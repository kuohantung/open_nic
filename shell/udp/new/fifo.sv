==> flow/design.v <==
`timescale 1ns / 1ps
module fifo #(
    parameter DATA_WIDTH = 64,
    parameter FIFO_DEPTH = 8
) (
    input                       axis_clk,
    input                       axis_rstn,
    input                       s_axis_valid,
    input  [DATA_WIDTH-1:0]     s_axis_data,
    output                      s_axis_ready,
    output                      m_axis_valid,
    output [DATA_WIDTH-1:0]     m_axis_data,
    input                       m_axis_ready
);
    localparam ADDR_W = $clog2(FIFO_DEPTH);
    reg [DATA_WIDTH-1:0] mem [0:FIFO_DEPTH-1];
    reg [ADDR_W:0]       wr_ptr;  
    reg [ADDR_W:0]       rd_ptr;
    wire [ADDR_W-1:0] wr_idx = wr_ptr[ADDR_W-1:0];
    wire [ADDR_W-1:0] rd_idx = rd_ptr[ADDR_W-1:0];
    wire empty = (wr_ptr == rd_ptr);
    wire full  = (wr_ptr[ADDR_W]     != rd_ptr[ADDR_W]) &&
                 (wr_ptr[ADDR_W-1:0] == rd_ptr[ADDR_W-1:0]);
    assign s_axis_ready = !full;
    assign m_axis_valid = !empty;
    assign m_axis_data  = mem[rd_idx];
    always_ff @(posedge axis_clk or negedge axis_rstn) begin
        if (!axis_rstn) begin
            wr_ptr <= '0;
        end else begin
            if (s_axis_valid && s_axis_ready) begin
                mem[wr_idx] <= s_axis_data;
                wr_ptr      <= wr_ptr + 1'b1;
            end
        end
    end
    always_ff @(posedge axis_clk or negedge axis_rstn) begin
        if (!axis_rstn) begin
            rd_ptr <= '0;
        end else begin
            if (m_axis_valid && m_axis_ready) begin
                rd_ptr <= rd_ptr + 1'b1;
            end
        end
    end
endmodule
From RTL to reports: fifo --
Tool output for the design above, in the order of the flow. Lines are those of the file above, counted from 1. Operators: Yosys type, input widths -> output width; for muxes data width and select width s. Cell names lack the library's common part. The mark - stands for no value.
Set-up: top module fifo, clock axis_clk, standard-cell library sky130hd, corner tt_025C_1v80

Elaborated design --
Source: Yosys, flattened and elaborated. Widths are those after wreduce. Registers that Yosys merges into a memory's read port (data or address) are not register bits. Print and check cells do not count. Equal cells are merged and count once.
Storage and ports: cells after elaboration 45, register bits after elaboration 520, output and inout bits 66
Operators by class: reduce/logical cells 15, muxes and demuxes 1, equal/unequal tests 17, add/sub/neg operators 2
Operators with widths (count):
- $pmux 64 s8 | 1
- $eq 3x3->1 const B | 8
- $reduce_and 3->1 | 8
- $eq 3x2->1 const B | 4
- $add 4x1->4 const B | 2
- $eq 3x1->1 const B | 2
- $logic_not 3->1 | 2
- $eq 4x4->1 | 1
- $logic_and 1x1->1 | 3
- $eq 3x3->1 | 1
- $logic_not 1->1 | 2
- $ne 1x1->1 | 1

Longest topological paths --
Yosys ltp: most cells in a row. Word level: on the elaborated netlist, between registers, memories and ports. Mapped: between sequential cells and ports; inverters and the memories' decode and read muxes count.
Logic depth: depth after elaboration 5, ABC_AREA 0, depth in mapped cells 9, gate-level depth less buffers 6

After synthesis --
Source: synth_stat.txt of the flow (Yosys; design flattened, memories mapped). It holds for the ABC_AREA given above (unset counts as 0); a run with the other value may have another netlist.
Cell types (count):
- edfxtp_1 | 512
- a222oi_1 | 62
- a221o_1 | 46
- a22o_1 | 48
- a21oi_1 | 73
- o21ai_0 | 49
- nor2_1 | 61
- dfrtp_1 | 8
- clkbuf_1 | 46
- ha_1 | 12
- a31o_2 | 13
- a22oi_1 | 14
- buf_2 | 17
- nand2_1 | 19
- mux2_2 | 6
- and3_2 | 6
- a221oi_1 | 5
- xor2_1 | 4
Other cell types: 20; their cells: 49.
Synthesis totals: buffer cells 70, mapped flip-flops 520, standard cells after synthesis 1050, cell area after synthesis 19142.1 µm², sequential area 15574.9 µm²

Timing after synthesis --
OpenSTA on the mapped netlist: ideal clock, no wires. The path of least setup slack (recovery checks aside). Input and output delay are each 20% of the period. Register names are those of the netlist, which keeps one name where synthesis merged equal registers.
Path post-synthesis: path kind register -> output, start point reg rd_ptr[2], end point out m_axis_data[11], path slack 0.354 ns, delay of the path 1.854 ns, data required time 2.208 ns, stages 8, external output delay 0.552 ns, arrival time 1.854 ns, launch time at the first pin 0.000 ns, period 2.76 ns, buffers on the path 3, synthesis period reached 2.406 ns
"delay of the path" = arrival - input delay + setup time. At an output port there is no setup time. "stages" counts driving pins, that of a launching flip-flop among them; a cell with two outputs on the path counts twice. "synthesis period reached" is the clock period less the worst setup slack; recovery checks do not enter. This is arithmetic on one report: input and output delays are still those of the set period (20% each). Between the ends stands the longest chain of elaborated cells between them, by number of cells; it is not shown to be the way that was timed. Of several equally long chains one is given. A line is the first line of the expression or statement that the cell stems from. Yosys adds cells for indexed reads and writes and turns some case tables into memories.
Between the ends, post-synthesis: cell sequence dfrtp_1 inv_1 clkbuf_1 ha_1 clkbuf_1 clkbuf_1 a222oi_1 a21oi_1, length of the longest elaborated chain 2, elaborated cells between the ends (all ways) 9, classes of those cells eq/ne: 7; mux: 1; reduce/logical: 1
RTL lines, path post-synthesis:
- start, declared | line 18 | reg [ADDR_W:0]       rd_ptr;
- start, assigned | line 39 | rd_ptr <= '0;
- start, assigned | line 42 | rd_ptr <= rd_ptr + 1'b1;
- $eq 3x3->1 | line 26 | assign m_axis_data  = mem[rd_idx];
- $pmux 64 s8 | line 26
- end, declared | line 12 | output [DATA_WIDTH-1:0]     m_axis_data,

Path in the finished layout --
Path of least setup slack in the final report of job 1 (OpenROAD, finished layout, wires in). Where an end is a register, its clock arrival counts in the times.
Path after layout: path kind register -> output, start point reg rd_ptr[1], end point out m_axis_data[39], data required time 1.80 ns, period 2.25 ns, stages 11, arrival time 2.45 ns, buffers on the path 5, launch time at the first pin 0.56 ns, external output delay 0.45 ns, path slack -0.65 ns
Between the ends stands the longest chain of elaborated cells between them, by number of cells; it is not shown to be the way that was timed. Of several equally long chains one is given.
Between the ends, after layout: cell sequence dfrtp_2 inv_2 ha_4 buf_6 buf_12 buf_4 a221o_1 o21ai_1 a21oi_1 buf_4 buf_6, length of the longest elaborated chain 2, elaborated cells between the ends (all ways) 9, classes of those cells eq/ne: 7; mux: 1; reduce/logical: 1
RTL lines, path after layout:
- start, declared | line 18 | reg [ADDR_W:0]       rd_ptr;
- start, assigned | line 39 | rd_ptr <= '0;
- start, assigned | line 42 | rd_ptr <= rd_ptr + 1'b1;
- $eq 3x3->1 | line 26 | assign m_axis_data  = mem[rd_idx];
- $pmux 64 s8 | line 26
- end, declared | line 12 | output [DATA_WIDTH-1:0]     m_axis_data,

Wiki page: fifo / flow data

Top module fifo; platform sky130hd; tools Yosys and OpenROAD; 2 stored runs in no particular order. Input and output delays are each 20% of the period that was set; the output load is 0.01 pF.
"clock period achieved" is the run's clock period less its worst setup slack. It is reckoned from that one timing run; input and output delays stay at 20% of the period that was set.
"total power of the final layout": no workload was simulated; the value follows from the tool's default switching activity.

[job 1] flow files
==> flow/run.sh <==
#!/bin/bash
# the make line also repeats the synthesis and layout settings of config.mk as NAME=value (left out here)
make -C /OpenROAD-flow-scripts/flow DESIGN_CONFIG=/design/flow/config.mk WORK_HOME=/design/flow/orfs CLKGATE_MAP_FILE= finish
==> flow/config.mk <==
export PLATFORM = sky130hd
export DESIGN_NAME = fifo
export DESIGN_NICKNAME = fifo
export VERILOG_FILES = /design/flow/design.v
export SDC_FILE = /design/flow/constraint.sdc
export NUM_CORES = 4
export LEC_CHECK = 0
export CAP_MARGIN = 20
export CELL_PAD_IN_SITES_GLOBAL_PLACEMENT = 2
export CORE_ASPECT_RATIO = 1.14
export CORE_MARGIN = 2
export CORE_UTILIZATION = 62
export PLACE_DENSITY = 0.72
export SLEW_MARGIN = 20
==> flow/constraint.sdc <==
create_clock -name core_clock -period 2.25 [get_ports {axis_clk}]
set_input_delay 0.4500 -clock core_clock [delete_from_list [all_inputs] [get_ports {axis_clk}]]
set_output_delay 0.4500 -clock core_clock [all_outputs]
set_load 0.01 [all_outputs]

[job 1] result: worst setup slack after layout -0.652 ns; die area 32299.7 µm²; post-layout utilization 82.4%; total power of the final layout 34016 µW; clock period achieved 2.902 ns; area of the synthesized netlist 19142.1 µm²; summed negative setup slack -35.362 ns

[job 2] flow files
==> flow/run.sh <==
#!/bin/bash
# the make line also repeats the synthesis and layout settings of config.mk as NAME=value (left out here)
make -C /OpenROAD-flow-scripts/flow DESIGN_CONFIG=/design/flow/config.mk WORK_HOME=/design/flow/orfs CLKGATE_MAP_FILE= finish
==> flow/config.mk <==
export PLATFORM = sky130hd
export DESIGN_NAME = fifo
export DESIGN_NICKNAME = fifo
export VERILOG_FILES = /design/flow/design.v
export SDC_FILE = /design/flow/constraint.sdc
export NUM_CORES = 4
export LEC_CHECK = 0
export CAP_MARGIN = 20
export CORE_ASPECT_RATIO = 0.68
export CORE_MARGIN = 6
export CORE_UTILIZATION = 60
export CTS_CLUSTER_DIAMETER = 293
export MIN_ROUTING_LAYER = met2
export PLACE_DENSITY_LB_ADDON = 0.23
export SETUP_SLACK_MARGIN = 0.4
export SLEW_MARGIN = 25
==> flow/constraint.sdc <==
create_clock -name core_clock -period 3.19 [get_ports {axis_clk}]
set_input_delay 0.6380 -clock core_clock [delete_from_list [all_inputs] [get_ports {axis_clk}]]
set_output_delay 0.6380 -clock core_clock [all_outputs]
set_load 0.01 [all_outputs]

[job 2] result: worst setup slack after layout -0.199 ns; die area 36414.5 µm²; post-layout utilization 77.2%; total power of the final layout 23924 µW; clock period achieved 3.389 ns; area of the synthesized netlist 19142.1 µm²; summed negative setup slack -1.195 ns
